==> flow/design.v <==
module bin2bcd
    (
     input  wire       clk, reset_n,
     input  wire       start,
     input  wire[13:0] bin,
     output reg        ready, done_tick,
     output wire[3:0]  bcd3, bcd2, bcd1, bcd0
    );
    localparam[1:0]
        idle = 2'b00,
        op   = 2'b01,
        done = 2'b10;
    reg[1:0]  state_reg, state_next;
    reg[13:0] p2s_reg, p2s_next;
    reg[3:0]  n_reg, n_next;
    reg[3:0]  bcd3_reg, bcd2_reg, bcd1_reg, bcd0_reg;
    reg[3:0]  bcd3_next, bcd2_next, bcd1_next, bcd0_next;
    wire[3:0] bcd3_tmp, bcd2_tmp, bcd1_tmp, bcd0_tmp;
    always @(posedge clk, negedge reset_n)
        if (!reset_n)
            begin
                state_reg <= idle;
                p2s_reg   <= 0;
                n_reg     <= 0;
                bcd3_reg  <= 0;
                bcd2_reg  <= 0;
                bcd1_reg  <= 0;
                bcd0_reg  <= 0;
            end
        else
            begin
                state_reg <= state_next;
                p2s_reg   <= p2s_next;
                n_reg     <= n_next;
                bcd3_reg  <= bcd3_next;
                bcd2_reg  <= bcd2_next;
                bcd1_reg  <= bcd1_next;
                bcd0_reg  <= bcd0_next;
            end
    always @*
    begin
        state_next = state_reg;
        ready      = 1'b0;
        done_tick  = 1'b0;
        p2s_next   = p2s_reg;
        bcd0_next  = bcd0_reg;
        bcd1_next  = bcd1_reg;
        bcd2_next  = bcd2_reg;
        bcd3_next  = bcd3_reg;
        n_next     = n_reg;
        case (state_reg)
            idle:
                begin
                    ready = 1'b1;
                    if (start)
                        begin
                            state_next = op;
                            bcd3_next  = 0;
                            bcd2_next  = 0;
                            bcd1_next  = 0;
                            bcd0_next  = 0;
                            n_next     = 4'b1110;  
                            p2s_next   = bin;      
                        end
                end
            op:
                begin
                    p2s_next = p2s_reg << 1;
                    bcd0_next = {bcd0_tmp[2:0], p2s_reg[13]};
                    bcd1_next = {bcd1_tmp[2:0], bcd0_tmp[3]};
                    bcd2_next = {bcd2_tmp[2:0], bcd1_tmp[3]};
                    bcd3_next = {bcd3_tmp[2:0], bcd2_tmp[3]};
                    n_next = n_reg - 1;
                    if (n_next == 0)
                        state_next = done;
                end
            done:
                begin
                    done_tick  = 1'b1;
                    state_next = idle;
                end
            default: 
                state_next = idle;
        endcase
    end
    assign bcd0_tmp = (bcd0_reg > 4) ? bcd0_reg + 3 : bcd0_reg;
    assign bcd1_tmp = (bcd1_reg > 4) ? bcd1_reg + 3 : bcd1_reg;
    assign bcd2_tmp = (bcd2_reg > 4) ? bcd2_reg + 3 : bcd2_reg;
    assign bcd3_tmp = (bcd3_reg > 4) ? bcd3_reg + 3 : bcd3_reg;
    assign bcd0 = bcd0_reg;
    assign bcd1 = bcd1_reg;
    assign bcd2 = bcd2_reg;
    assign bcd3 = bcd3_reg;
endmodule
# Step by step through the tools: bin2bcd
# The steps from the RTL of bin2bcd to its reports follow in flow order.
# Lines are those of the file above, counted from 1.
# Operators carry their Yosys type and port widths (W data, S select, Z words).
# Library cell names are shortened.
# A cell with - has no value.
dict set report design {
  design {bin2bcd}
  clk_port {clk}
  cell_library {sky130hd}
  pvt_corner {tt_025C_1v80}
}

# Elaborated design
# Source: Yosys, flattened and elaborated, memories not mapped. Widths are those after wreduce. Registers that Yosys merges into a memory's read port (data or address) are not register bits. Print and check cells do not count. Equal cells are merged and count once.
dict set report classes {
  compare 4
  n_addsub 5
  eq_ne 4
  n_mux 18
  reduce_and_logical 5
}
# cell n
set ops {}
lappend ops {{$pmux W4 S2} 5}
lappend ops {{$pmux W14 S2} 1}
lappend ops {{$mux W4} 5}
lappend ops {{$gt A4 B3 Y1 const B} 4}
lappend ops {{$mux W14} 1}
lappend ops {{$add A4 B2 Y4 const B} 3}
lappend ops {{$ne A2 B2 Y1 const B} 2}
lappend ops {{$reduce_and A2 Y1} 2}
lappend ops {{$sub A4 B1 Y4 const B} 1}
lappend ops {{$logic_not A4 Y1} 1}
lappend ops {{$pmux W2 S2} 1}
lappend ops {{$mux W2} 2}
lappend ops {{$add A3 B2 Y3 const B} 1}
lappend ops {{$mux W3} 1}
lappend ops {{$eq A2 B1 Y1 const B} 1}
lappend ops {{$eq A2 B2 Y1 const B} 1}
lappend ops {{$logic_not A2 Y1} 1}
lappend ops {{$reduce_bool A2 Y1} 1}
lappend ops {{$mux W1} 2}
dict set report word_totals {
  ff_bits 36
}

# Longest topological paths
# Yosys ltp: most cells in a row. Word level: on the elaborated netlist, between registers, memories and ports. Mapped: between sequential cells and ports; inverters and the memories' decode and read muxes count.
dict set report depth {
  depth_word 4
  abc_area 0
  depth_mapped 6
  mapped_depth_nobuf 5
}

# After synthesis
# Source: synth_stat.txt of the flow (Yosys; design flattened, memories mapped). It holds for the ABC_AREA given above (unset counts as 0); a run with the other value may have another netlist.
dict set report synth_totals {
  seq_area_mm2 0.0009271
  ff_cells 37
  cell_count 189
  buffers 10
  mapped_area_mm2 0.0019231
}
# type n
set by_type {}
lappend by_type {dfrtp_1 36}
lappend by_type {mux2i_1 16}
lappend by_type {o21ai_0 29}
lappend by_type {a32o_1 12}
lappend by_type {nand2_1 21}
lappend by_type {ha_1 6}
lappend by_type {or3_1 8}
lappend by_type {inv_1 12}
lappend by_type {a31o_2 4}
lappend by_type {nor2b_1 5}
lappend by_type {nor2_1 8}
lappend by_type {dfstp_2 1}
lappend by_type {buf_2 5}
lappend by_type {buf_6 2}
lappend by_type {buf_8 1}
lappend by_type {o21a_1 2}
lappend by_type {mux2i_2 1}
lappend by_type {nand2b_1 2}
# Not listed: further types 15, cells in them 18.

# Path before layout
# Path of least setup slack by OpenSTA after synthesis, without wires, with an ideal clock, recovery checks aside; 20% of the period is set as input and as output delay. Where synthesis merged equal registers, the netlist keeps one of their names.
dict set report synth_timing {
  path_kind {register to register}
  startpoint {register state_reg}
  endpoint {register bcd0_reg[2]}
  n_path_buf 3
  stages 7
  tclk_ps 1760
  path_delay_ps 1495
  path_slack_ps 265
  t_arrival_ps 1373
  period_less_setup_slack_ps 1495
}
# "path_delay_ps" = arrival - input delay + setup time.
# "stages" counts driving pins, that of a launching flip-flop among them; a cell with two outputs on the path counts twice.
# "period_less_setup_slack_ps" is the clock period less the worst setup slack; recovery checks do not enter. This is arithmetic on one report: input and output delays are still those of the set period (20% each).
# An end named without its bit number is one bit of that signal or, where synthesis recoded a state register, one of its new flip-flops.
dict set report synth_between {
  cell_sequence {dfstp_2 -> nand2b_1 -> buf_6 -> and2_4 -> buf_6 -> buf_8 -> a32o_1}
}
# element line
set synth_rtl {}
lappend synth_rtl {{start: declaration} 13} ;# reg[1:0]  state_reg, state_next;
lappend synth_rtl {{start: assignment} 22} ;# state_reg <= idle;
lappend synth_rtl {{start: assignment} 32} ;# state_reg <= state_next;
lappend synth_rtl {{end: assignment} 28} ;# bcd0_reg  <= 0;
lappend synth_rtl {{end: assignment} 38} ;# bcd0_reg  <= bcd0_next;
lappend synth_rtl {{end: declaration} 16} ;# reg[3:0]  bcd3_reg, bcd2_reg, bcd1_reg, bcd0_reg;
# No chain of elaborated cells between the ends is given.

# Worst path after layout
# From the final timing report of stored run 2: the path of least setup slack in the routed layout; clock arrival at registers is part of the times.
# The report prints the path's times to 10 ps; the period is as set.
dict set report layout_timing {
  path_kind {register to output}
  startpoint {register state_reg}
  endpoint {output ready}
  t_arrival_ps 1460
  path_slack_ps 660
  n_path_buf 1
  stages 2
  tclk_ps 2650
}
# An end named without its bit number is one bit of that signal or, where synthesis recoded a state register, one of its new flip-flops.
dict set report layout_between {
  cell_sequence {dfstp_2 -> clkdlybuf4s50_1}
}
# element line
set layout_rtl {}
lappend layout_rtl {{start: declaration} 13} ;# reg[1:0]  state_reg, state_next;
lappend layout_rtl {{start: assignment} 22} ;# state_reg <= idle;
lappend layout_rtl {{start: assignment} 32} ;# state_reg <= state_next;
lappend layout_rtl {{end: declaration} 6} ;# output reg        ready, done_tick,
# No chain of elaborated cells between the ends is given.

Lab notebook: bin2bcd

Stored flow runs of bin2bcd (2 of them; Yosys, OpenROAD, sky130hd). They differ in their settings and are not a sequence. Constraints: input delay and output delay 20% of the set period each, output load 0.01 pF.
"period_less_ws_ps" = clock period - worst setup slack. The figure is calculated, with input and output delays left at 20% of the set period.

[flow] stored run 1: files
==> flow/run.sh <==
#!/bin/bash
# the make line also repeats the synthesis and layout settings of config.mk as NAME=value (left out here)
make -C /OpenROAD-flow-scripts/flow DESIGN_CONFIG=/design/flow/config.mk WORK_HOME=/design/flow/orfs CLKGATE_MAP_FILE= finish
==> flow/config.mk <==
export PLATFORM = sky130hd
export DESIGN_NAME = bin2bcd
export DESIGN_NICKNAME = bin2bcd
export VERILOG_FILES = /design/flow/design.v
export SDC_FILE = /design/flow/constraint.sdc
export NUM_CORES = 4
export LEC_CHECK = 0
export CAP_MARGIN = 20
export CELL_PAD_IN_SITES_DETAIL_PLACEMENT = 1
export CELL_PAD_IN_SITES_GLOBAL_PLACEMENT = 2
export CORE_ASPECT_RATIO = 1.51
export CORE_MARGIN = 6
export CORE_UTILIZATION = 59
export CTS_CLUSTER_SIZE = 11
export GPL_TIMING_DRIVEN = 1
export MAX_ROUTING_LAYER = met4
export MIN_ROUTING_LAYER = met1
export PLACE_DENSITY_LB_ADDON = 0.09
export SLEW_MARGIN = 20
export TNS_END_PERCENT = 60
==> flow/constraint.sdc <==
create_clock -name core_clock -period 1.41 [get_ports {clk}]
set_input_delay 0.2820 -clock core_clock [delete_from_list [all_inputs] [get_ports {clk}]]
set_output_delay 0.2820 -clock core_clock [all_outputs]
set_load 0.01 [all_outputs]

[flow] stored run 1: stopped before the end: placement reported FLW-0024

[flow] stored run 2: files
==> flow/run.sh <==
#!/bin/bash
# the make line also repeats the synthesis and layout settings of config.mk as NAME=value (left out here)
make -C /OpenROAD-flow-scripts/flow DESIGN_CONFIG=/design/flow/config.mk WORK_HOME=/design/flow/orfs CLKGATE_MAP_FILE= finish
==> flow/config.mk <==
export PLATFORM = sky130hd
export DESIGN_NAME = bin2bcd
export DESIGN_NICKNAME = bin2bcd
export VERILOG_FILES = /design/flow/design.v
export SDC_FILE = /design/flow/constraint.sdc
export NUM_CORES = 4
export LEC_CHECK = 0
export CAP_MARGIN = 20
export CORE_MARGIN = 2
export CORE_UTILIZATION = 34
export GPL_ROUTABILITY_DRIVEN = 1
export MIN_ROUTING_LAYER = met2
export PLACE_DENSITY_LB_ADDON = 0.14
export SETUP_SLACK_MARGIN = 0.51
export SLEW_MARGIN = 15
==> flow/constraint.sdc <==
create_clock -name core_clock -period 2.65 [get_ports {clk}]
set_input_delay 0.5300 -clock core_clock [delete_from_list [all_inputs] [get_ports {clk}]]
set_output_delay 0.5300 -clock core_clock [all_outputs]
set_load 0.01 [all_outputs]

[flow] stored run 2: metrics
[metrics] synth_chip_area_mm2 = 0.0019231
[metrics] dieArea_mm2 = 0.0062734
[metrics] fin_util_pct = 44.7
[metrics] setup_ws_ps = 663
[metrics] setup_tns_ps = 0
[metrics] period_less_ws_ps = 1987
