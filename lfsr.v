==> flow/design.v <==
module lfsr
(
	input clk,reset_n,
	input start,
	output reg done_tick,
	output [13:0] random_num
);
reg [13:0] q_reg;
wire [13:0] q_next;
always @(posedge clk or negedge reset_n)
begin
	if(~reset_n)
		q_reg <= 0;
	else
		q_reg<=q_next;
end
assign q_next= q_reg + 1;
reg [1:0] current_state,next_state;
reg [13:0] random_num_reg,random_num_next;
reg [4:0] shift_count_reg,shift_count_next;
wire linear_feedback;
localparam [1:0]
	idle=2'b00,
	shift=2'b01,
	done = 2'b10;
always @(posedge clk or negedge reset_n)
begin
	if(~reset_n)
	begin
		current_state <= idle;
		random_num_reg<=0;
		shift_count_reg <=0;
	end
	else
	begin
		current_state<=next_state;
		random_num_reg<=random_num_next;
		shift_count_reg<=shift_count_next;
	end
end
always @*
begin
	next_state = current_state;
	done_tick=0;
	random_num_next=random_num_reg;
	shift_count_next=shift_count_reg;
	case(current_state)
		idle:
			if(start)
			begin
				random_num_next= q_reg;
				shift_count_next=6'd14;
				next_state = shift;
			end
		shift:
		begin
			random_num_next={random_num_reg[12:0],linear_feedback};
			shift_count_next = shift_count_reg-1;
			if(shift_count_next==0)
				next_state = done;
		end
		done:
		begin
			done_tick=1;
			next_state= idle;
		end
		default:
			next_state = idle;
	endcase
end
assign linear_feedback=~(random_num_reg[13]^ random_num_reg[4]
^random_num_reg[2] ^ random_num_reg[0]);
assign random_num = random_num_reg;
endmodule
[Step by step through the tools: lfsr]
Tool output for the design above, in the order of the flow.
Line numbers count from 1 in the design file above.
Operators carry their Yosys type and port widths (W data, S select, Z words).
The mark n/a stands for no value.
Design
  design top: lfsr
  clock input: clk
  cell library: sky130hd
  library corner: tt_025C_1v80

[Word level]
Source: Yosys, flattened and elaborated, memories not mapped. Widths are those after wreduce. Registers that Yosys merges into a memory's read port (data or address) are not register bits. Print and check cells do not count. Equal cells are merged and count once.
Operators by class
  $add $sub $neg: 2
  equal/unequal tests: 4
  mux-type cells: 8
  bitwise operators: 4
  reduce/logical cells: 5
Operators with widths (number)
  $pmux W14 S2: 1
  $add A14 B1 Y14 const B: 1
  $mux W14: 1
  $pmux W5 S2: 1
  $sub A5 B1 Y5 const B: 1
  $logic_not A5 Y1: 1
  $mux W5: 1
  $ne A2 B2 Y1 const B: 2
  $reduce_and A2 Y1: 2
  $pmux W2 S2: 1
  $mux W2: 2
  $xor A1 B1 Y1: 3
  $eq A2 B1 Y1 const B: 1
  $eq A2 B2 Y1 const B: 1
  $logic_not A2 Y1: 1
  $reduce_bool A2 Y1: 1
  $not A1 Y1: 1
  $mux W1: 1
Bit counts
  flip-flop bits (word level): 35
  output and inout port bits: 15
  cells after elaboration: 27

[Depth]
Longest topological path by Yosys (ltp), each cell counted once; first at word level (registers and memories cut), then after technology mapping (sequential cells cut; the memories' decode and read muxes count).
Depth
  depth after elaboration: 5
  ABC_AREA: 0
  gate-level depth with buffers: 5
  gate-level depth less buffers: 5

[Netlist]
The flow's flattened synthesis, as Yosys stat reports it; memories are mapped. The netlist is that of the ABC_AREA named above (0 if unset); the other value can give another one.
Mapped netlist
  standard cells after synthesis: 148
  synthesis area: 1630.3 um2
  flip-flops: 36
Cell types
  sky130_fd_sc_hd__dfrtp_1: number 35, area in all 875.84 um2
  sky130_fd_sc_hd__mux2i_1: number 15, area in all 150.144 um2
  sky130_fd_sc_hd__xnor2_1: number 13, area in all 113.859 um2
  sky130_fd_sc_hd__o21ai_0: number 17, area in all 85.082 um2
  sky130_fd_sc_hd__nand2_1: number 21, area in all 78.826 um2
  sky130_fd_sc_hd__nand3_1: number 9, area in all 45.043 um2
  sky130_fd_sc_hd__ha_1: number 3, area in all 37.536 um2
  sky130_fd_sc_hd__xor2_1: number 4, area in all 35.034 um2
  sky130_fd_sc_hd__dfstp_2: number 1, area in all 26.275 um2
  sky130_fd_sc_hd__buf_2: number 4, area in all 20.019 um2
  sky130_fd_sc_hd__nand4_1: number 3, area in all 18.768 um2
  sky130_fd_sc_hd__inv_1: number 4, area in all 15.014 um2
  sky130_fd_sc_hd__nor2_1: number 4, area in all 15.014 um2
  sky130_fd_sc_hd__nand2b_1: number 2, area in all 12.512 um2
  sky130_fd_sc_hd__buf_6: number 1, area in all 11.261 um2
  sky130_fd_sc_hd__mux2_2: number 1, area in all 11.261 um2
  sky130_fd_sc_hd__nand3_2: number 1, area in all 10.01 um2
  sky130_fd_sc_hd__a22o_1: number 1, area in all 8.758 um2
Not listed: further types 9, cells in them 9.

[Timing after synthesis]
Path of least setup slack by OpenSTA after synthesis, without wires, with an ideal clock, recovery checks aside; 20% of the period is set as input and as output delay. Where synthesis merged equal registers, the netlist keeps one of their names.
Path post-synthesis
  kind: reg2reg
  from: register current_state
  to: register random_num_reg[10]
  period: 1.29 ns
  time at the first pin: 0.000 ns
  arrival: 1.146 ns
  data required time: 1.207 ns
  slack: 0.062 ns
  path delay: 1.229 ns
  stages: 6
  path buffers: 2
  synthesis period reached: 1.228 ns
"path delay" = arrival - input delay + setup time.
"stages" counts driving pins, that of a launching flip-flop among them; a cell with two outputs on the path counts twice.
"synthesis period reached" is the clock period less the worst setup slack; recovery checks do not enter. This is arithmetic on one report: input and output delays are still those of the set period (20% each).
Where an end lacks its bit number, it is one bit of the signal, or one of the new flip-flops if synthesis recoded a state register.
On the way, post-synthesis
  path through: sky130_fd_sc_hd__dfstp_2 -> sky130_fd_sc_hd__mux2i_1 -> sky130_fd_sc_hd__buf_2 -> sky130_fd_sc_hd__buf_6 -> sky130_fd_sc_hd__nand2_1 -> sky130_fd_sc_hd__o21ai_0
RTL lines, path post-synthesis
  start: declaration: line 18  | reg [1:0] current_state,next_state;
  start: assignment: line 30  | current_state <= idle;
  start: assignment: line 36  | current_state<=next_state;
  end: assignment: line 31  | random_num_reg<=0;
  end: assignment: line 37  | random_num_reg<=random_num_next;
  end: declaration: line 19  | reg [13:0] random_num_reg,random_num_next;
No chain of elaborated cells between the ends is given.

[Worst path after layout]
From the final timing report of run A: the path of least setup slack in the routed layout; clock arrival at registers is part of the times.
Path post-layout
  kind: reg2reg
  from: register current_state
  to: register random_num_reg[10]
  period: 1.09 ns
  time at the first pin: 0.29 ns
  arrival: 1.46 ns
  data required time: 1.26 ns
  slack: -0.20 ns
  stages: 4
  path buffers: 1
Where an end lacks its bit number, it is one bit of the signal, or one of the new flip-flops if synthesis recoded a state register.
On the way, post-layout
  path through: sky130_fd_sc_hd__dfstp_2 -> sky130_fd_sc_hd__mux2i_2 -> sky130_fd_sc_hd__buf_12 -> sky130_fd_sc_hd__o21ai_0
RTL lines, path post-layout
  start: declaration: line 18  | reg [1:0] current_state,next_state;
  start: assignment: line 30  | current_state <= idle;
  start: assignment: line 36  | current_state<=next_state;
  end: assignment: line 31  | random_num_reg<=0;
  end: assignment: line 37  | random_num_reg<=random_num_next;
  end: declaration: line 19  | reg [13:0] random_num_reg,random_num_next;
No chain of elaborated cells between the ends is given.

Flow measurements of lfsr on sky130hd: 2 stored runs with different settings, listed in no order. Input and output delays are each 20% of the period that was set; the output load is 0.01 pF.
"achieved clock period (ns)" is the run's clock period less its worst setup slack. It is reckoned from that one timing run; input and output delays stay at 20% of the period that was set.
"worst setup path time (ns)" is the time allowed to the run's worst setup path (the clock period less input and output delay, where it has them) less its slack. Clock arrival times count: a late capture clock shortens it, a late launch clock lengthens it.
"finish__power__total" rests on the timing tool's default activity at the inputs, not on a simulated workload.

settings of run A
{
  "period_ns": 1.09,
  "CORE_UTILIZATION": 35,
  "SETUP_SLACK_MARGIN": 0.09,
  "PLACE_DENSITY": 0.5,
  "CORE_ASPECT_RATIO": 0.87,
  "GPL_ROUTABILITY_DRIVEN": 0,
  "MIN_ROUTING_LAYER": "met1",
  "MAX_ROUTING_LAYER": "met5",
  "CAP_MARGIN": 20,
  "CORE_MARGIN": 2,
  "SLEW_MARGIN": 20
}
report of run A
yosys chip area after synthesis (um^2): 1630.3
finish__design__die__area: 5221.3
finish__design__instance__area__stdcell: 2448.6
finish__design__instance__utilization: 0.5385
finish__timing__setup__ws: -0.203
finish__timing__setup__tns: -4.314
finish__timing__hold__ws: 0.299
finish__power__total: 2.372e-03
achieved clock period (ns): 1.293
worst setup path time (ns): 1.29
worst setup path kind: reg2reg

settings of run B
{
  "period_ns": 1.12,
  "CORE_UTILIZATION": 65,
  "PLACE_DENSITY_LB_ADDON": 0.13,
  "CORE_MARGIN": 4,
  "TNS_END_PERCENT": 25,
  "CAP_MARGIN": 5,
  "SLEW_MARGIN": 20
}
report of run B: did not finish, cts, DPL-0033
