==> flow/design.v <==
module reaction_timer
    (
    input  wire       clk, reset_n,
    input  wire       start, clear, stop,
    input  wire       done_pseudo,
    input  wire[13:0] random_num,
    output wire[13:0] reaction_time,
    output reg        sseg_active, sseg_mesg,
    output reg        reaction_led,
    output reg        start_pseudo,
    output reg        start_bin2bcd
    );
    localparam[2:0]
        idle             = 3'b000,
        get_random_num   = 3'b001,
        retry_random_num = 3'b110,
        random_timer     = 3'b010,
        reaction_timer   = 3'b011,
        fail             = 3'b100,
        done             = 3'b101;
    localparam CLK_MS_COUNT      = 100_000,    
               REACTION_TIME_MAX = 1_000,      
               RAND_NUM_MIN      = 2_000,      
               RAND_NUM_MAX      = 15_000;     
    reg[2:0]  state_reg,    state_next;
    reg[16:0] tick_reg,     tick_next;      
    reg[13:0] period_reg,   period_next;    
    reg[13:0] random_reg,   random_next;    
    reg[13:0] reaction_reg, reaction_next;  
    always @(posedge clk, negedge reset_n)
        if (!reset_n)
            begin
                state_reg    <= idle;
                tick_reg     <= 0;
                period_reg   <= 0;
                random_reg   <= 0;
                reaction_reg <= 0;
            end
        else
            begin
                state_reg    <= state_next;
                tick_reg     <= tick_next;
                period_reg   <= period_next;
                random_reg   <= random_next;
                reaction_reg <= reaction_next;
            end
    always @*
    begin
        state_next    = state_reg;
        tick_next     = tick_reg;
        period_next   = period_reg;
        random_next   = random_reg;
        reaction_next = reaction_reg;
        sseg_active   = 1'b0;
        sseg_mesg     = 1'b0;
        start_pseudo  = 1'b0;
        start_bin2bcd = 1'b0;
        reaction_led  = 1'b0;
        case (state_reg)
            idle:
                begin
                    sseg_active = 1'b1;
                    sseg_mesg   = 1'b1;
                    if (start)
                        begin
                            state_next   = get_random_num;
                            start_pseudo = 1'b1;
                        end
                end
            get_random_num:
                begin
                    if (done_pseudo)
                        begin
                            if (random_num < RAND_NUM_MIN
                                || random_num > RAND_NUM_MAX)
                                state_next = retry_random_num;
                            else
                                begin
                                    random_next = random_num;
                                    state_next  = random_timer;
                                    tick_next   = 0;
                                    period_next = 0;
                                end
                        end
                end
            retry_random_num:
                begin
                    start_pseudo = 1'b1;
                    state_next = get_random_num;
                end
            random_timer:
                begin
                    if (tick_reg == CLK_MS_COUNT - 1)  
                        begin
                            tick_next   = 0;
                            period_next = period_reg + 1;
                        end
                    else
                        tick_next = tick_reg + 1;
                    if (period_reg == random_reg)
                        begin
                            state_next    = reaction_timer;
                            reaction_next = 0;
                            tick_next     = 0;
                        end
                end
            reaction_timer:
                begin
                    sseg_active = 1'b1;
                    reaction_led = 1'b1;
                    if (reaction_reg == REACTION_TIME_MAX + 1)
                        begin
                            start_bin2bcd = 1'b1;
                            state_next    = fail;
                        end
                    else if (stop == 1'b1)
                        begin
                            start_bin2bcd = 1'b1;
                            state_next    = done;
                        end
                    else if (tick_reg == CLK_MS_COUNT - 1)
                        begin
                            start_bin2bcd = 1'b1;
                            tick_next     = 0;
                            reaction_next = reaction_reg + 1;
                        end
                    else
                        tick_next = tick_reg + 1;
                end
            fail:
                begin
                    sseg_active = 1'b1;
                    if (clear == 1)
                        state_next = idle;
                end
            done:
                begin
                    sseg_active  = 1'b1;
                    reaction_led = 1'b1;
                    if (clear == 1)
                        begin
                            state_next    = idle;
                            reaction_next = 0;
                        end
                end
        endcase
    end
assign reaction_time = reaction_reg;
endmodule
# Step by step through the tools: reaction_timer
# What the tools print for reaction_timer, step after step.
# Line numbers count from 1 in the design file above.
# Cell names lack the library's common part.
# A cell with n/a has no value.
# setup
top_module	reaction_timer
clock_port	clk
lib	sky130hd
pvt_corner	tt_025C_1v80

# After elaboration
# Counts by Yosys on the flattened word-level netlist (proc, flatten, opt, wreduce; memories kept). Register bits leave out memories and registers merged into their read ports (data or address). Print and check cells are left out. Cells with the same type and inputs are merged into one.
# op_classes
n_addsub	3
mul	0
div_mod_pow	0
compare	2
equal	20
shift	0
muxes	34
logic	1
n_reduce_logical	14
# ops
cell	count
14-bit 2-to-1 mux	8
17-bit 2-to-1 mux	6
17-bit parallel mux with 3-bit select	1
14-bit parallel mux with 3-bit select	1
14-bit by 1-bit adder with 14-bit output (second input constant)	2
14-bit parallel mux with 2-bit select	1
3-bit 2-to-1 mux	7
2-bit != test (second input constant)	9
3-bit parallel mux with 6-bit select	1
17-bit by 1-bit adder with 17-bit output (second input constant)	1
17-bit == test (second input constant)	1
14-bit by 10-bit == test with 1-bit output (second input constant)	1
14-bit by 11-bit < comparator with 1-bit output (second input constant)	1
14-bit greater-than comparator (second input constant)	1
14-bit == test	1
6-bit AND reduction	2
3-bit == test (second input constant)	3
1-bit 2-to-1 mux	8
7-bit nonzero test	1
3-bit by 2-bit == test with 1-bit output (second input constant)	2
3-bit nonzero test	2
5-bit AND reduction	1
2-bit OR reduction	2
4-bit AND reduction	1
4-bit OR reduction	1
3-bit by 1-bit == test with 1-bit output (second input constant)	1
3-bit != test (second input constant)	1
3-bit zero test	1
# Other operator kinds: 6; their cells: 6.
# word_totals
reg_bits	62
latch_bits	0
mem_bits_rw	0
rom_bits	0
clocked_rd_ports_x_width	0
memories	0
in_bits	20
elab_cells	79

# Longest topological paths
# Yosys ltp: most cells in a row. Word level: on the elaborated netlist, between registers, memories and ports. Mapped: between sequential cells and ports; inverters and the memories' decode and read muxes count.
# logic_depth
word_depth	5
ABC_AREA	1
ltp_mapped	13
depth_no_buf	12

# Netlist
# Yosys stat after the flow's synthesis: flattened, memories mapped to cells. It holds for the ABC_AREA given above (unset counts as 0); a run with the other value may have another netlist.
# Totals and module areas in this step are rounded.
# by_type
type	count	area_total_um2
dfrtp_1	65	1626.56
nand2_1	261	979.69
nand3_1	71	355.341
inv_1	81	304.042
nor2_1	78	292.781
xor2_1	24	210.202
o21ai_0	24	120.115
o21ai_2	10	87.584
nand2_2	10	62.56
nor3_1	11	55.053
ha_1	4	50.048
buf_6	4	45.043
nand4_1	6	37.536
buf_2	7	35.034
xnor2_1	4	35.034
nand3b_1	4	30.029
clkbuf_1	7	26.275
dfstp_2	1	26.275
# Not listed: further types 15, cells in them 20.
# synth_totals
cells	692
area_um2	4566
sequential_area_um2	1653
ffs	66

# Worst setup path after synthesis
# OpenSTA on the mapped netlist: ideal clock, no wires. The path of least setup slack (recovery checks aside). Input and output delay are each 20% of the period. Register names are those of the netlist, which keeps one name where synthesis merged equal registers.
# synth_path
path_type	register -> output
start	register tick_reg[0]
end	output port start_bin2bcd
clock_period_ps	2630
out_delay_ps	526
launch_ps	0
t_arrival_ps	1302
t_required_ps	2104
slack_ps	802
path_delay_ps	1302
path_stages	10
period_less_setup_slack_ps	1828
# "path_delay_ps" = arrival - input delay + setup time.
# At an output port there is no setup time.
# "path_stages" counts driving pins, that of a launching flip-flop among them; a cell with two outputs on the path counts twice.
# "period_less_setup_slack_ps" is the clock period less the worst setup slack; recovery checks do not enter. This is arithmetic on one report: input and output delays are still those of the set period (20% each).
# Between the ends stands the longest chain of elaborated cells between them, by number of cells; it is not shown to be the way that was timed. Of several equally long chains one is given.
# A line is the first line of the expression or statement that the cell stems from. Yosys adds cells for indexed reads and writes and turns some case tables into memories.
# synth_via
path_cell_list	dfrtp_1 ha_1 nand2_2 nor2_4 inv_2 nor2_2 nand3_4 nand3_1 nand2_1 inv_1
elab_chain_len	5
cells_between	5
# synth_rtl
element	line_no	source
start, declared	26	reg[16:0] tick_reg,     tick_next;
start, assigned	34	tick_reg     <= 0;
start, assigned	42	tick_reg     <= tick_next;
17-bit == test	121	else if (tick_reg == CLK_MS_COUNT - 1)
1-bit 2-to-1 mux	121
1-bit 2-to-1 mux	116	else if (stop == 1'b1)
1-bit 2-to-1 mux	111	if (reaction_reg == REACTION_TIME_MAX + 1)
1-bit 2-to-1 mux	59	case (state_reg)
end, declared	11	output reg        start_bin2bcd

# Timing after layout
# Path of least setup slack in the final report of stored run 1 (OpenROAD, finished layout, wires in). Where an end is a register, its clock arrival counts in the times.
# The report prints the path's times to 10 ps; the period is as set.
# layout_path
path_type	register -> output
start	register tick_reg[0]
end	output port start_bin2bcd
clock_period_ps	1480
out_delay_ps	300
launch_ps	340
t_arrival_ps	1650
t_required_ps	1180
slack_ps	-470
path_stages	11
# Between the ends stands the longest chain of elaborated cells between them, by number of cells; it is not shown to be the way that was timed. Of several equally long chains one is given.
# layout_via
path_cell_list	dfrtp_1 ha_2 nand2_2 nor2_4 inv_2 nor2_4 nand3_4 nand3_2 nand2_2 inv_1 buf_2
elab_chain_len	5
cells_between	5
# layout_rtl
element	line_no	source
start, declared	26	reg[16:0] tick_reg,     tick_next;
start, assigned	34	tick_reg     <= 0;
start, assigned	42	tick_reg     <= tick_next;
17-bit == test	121	else if (tick_reg == CLK_MS_COUNT - 1)
1-bit 2-to-1 mux	121
1-bit 2-to-1 mux	116	else if (stop == 1'b1)
1-bit 2-to-1 mux	111	if (reaction_reg == REACTION_TIME_MAX + 1)
1-bit 2-to-1 mux	59	case (state_reg)
end, declared	11	output reg        start_bin2bcd

# Record of 2 stored runs of the RTL-to-layout flow on reaction_timer, platform sky130hd. The runs are unordered. Constraints: input delay and output delay 20% of the set period each, output load 0.01 pF.
# "clock_period_reached_ps" is the run's clock period less its worst setup slack. It is reckoned from that one timing run; input and output delays stay at 20% of the period that was set.
# "worstPathTime_ps" = time allowed to the worst setup path (clock period - input delay - output delay, where it has them) - its slack; a late launch clock adds to it, a late capture clock takes from it.
# "fin_power_uw" is the tool's figure for a default switching activity; nothing was simulated.
# "worstPathTime_ps" is known to 10 ps.
# Values from the reports are rounded here.
# Among the settings, - means not set for that run.
# Results: - = not shown.
stored run	period_ns	CORE_UTILIZATION	PLACE_DENSITY_LB_ADDON	CORE_ASPECT_RATIO	CORE_MARGIN	TNS_END_PERCENT	ABC_AREA	MIN_ROUTING_LAYER	MAX_ROUTING_LAYER	CAP_MARGIN	SLEW_MARGIN	SETUP_SLACK_MARGIN	CTS_CLUSTER_SIZE	post_route_stdcell_area_um2	worstPathTime_ps	critical_path_kind	synthesis_area_um2	design.die.area_um2	clock_period_reached_ps	layout_utilization_pct	fin_power_uw	hold_ws_ps	fin_tns_ps	final_setup_ws_ps
stored run 1	1.48	46	0.22	1.03	3	10	1	met1	met4	20	20	-	-	6270	1650	register -> output	4566	11160	1946	65.7	6072	491	-16860	-466
stored run 2	1.5	55	0.17	-	4	-	-	-	-	20	20	0.27	15	-	-	-	-	-	-	-	-	-	-	-
# Stored run 2: did not finish, routing stopped with DPL-0038
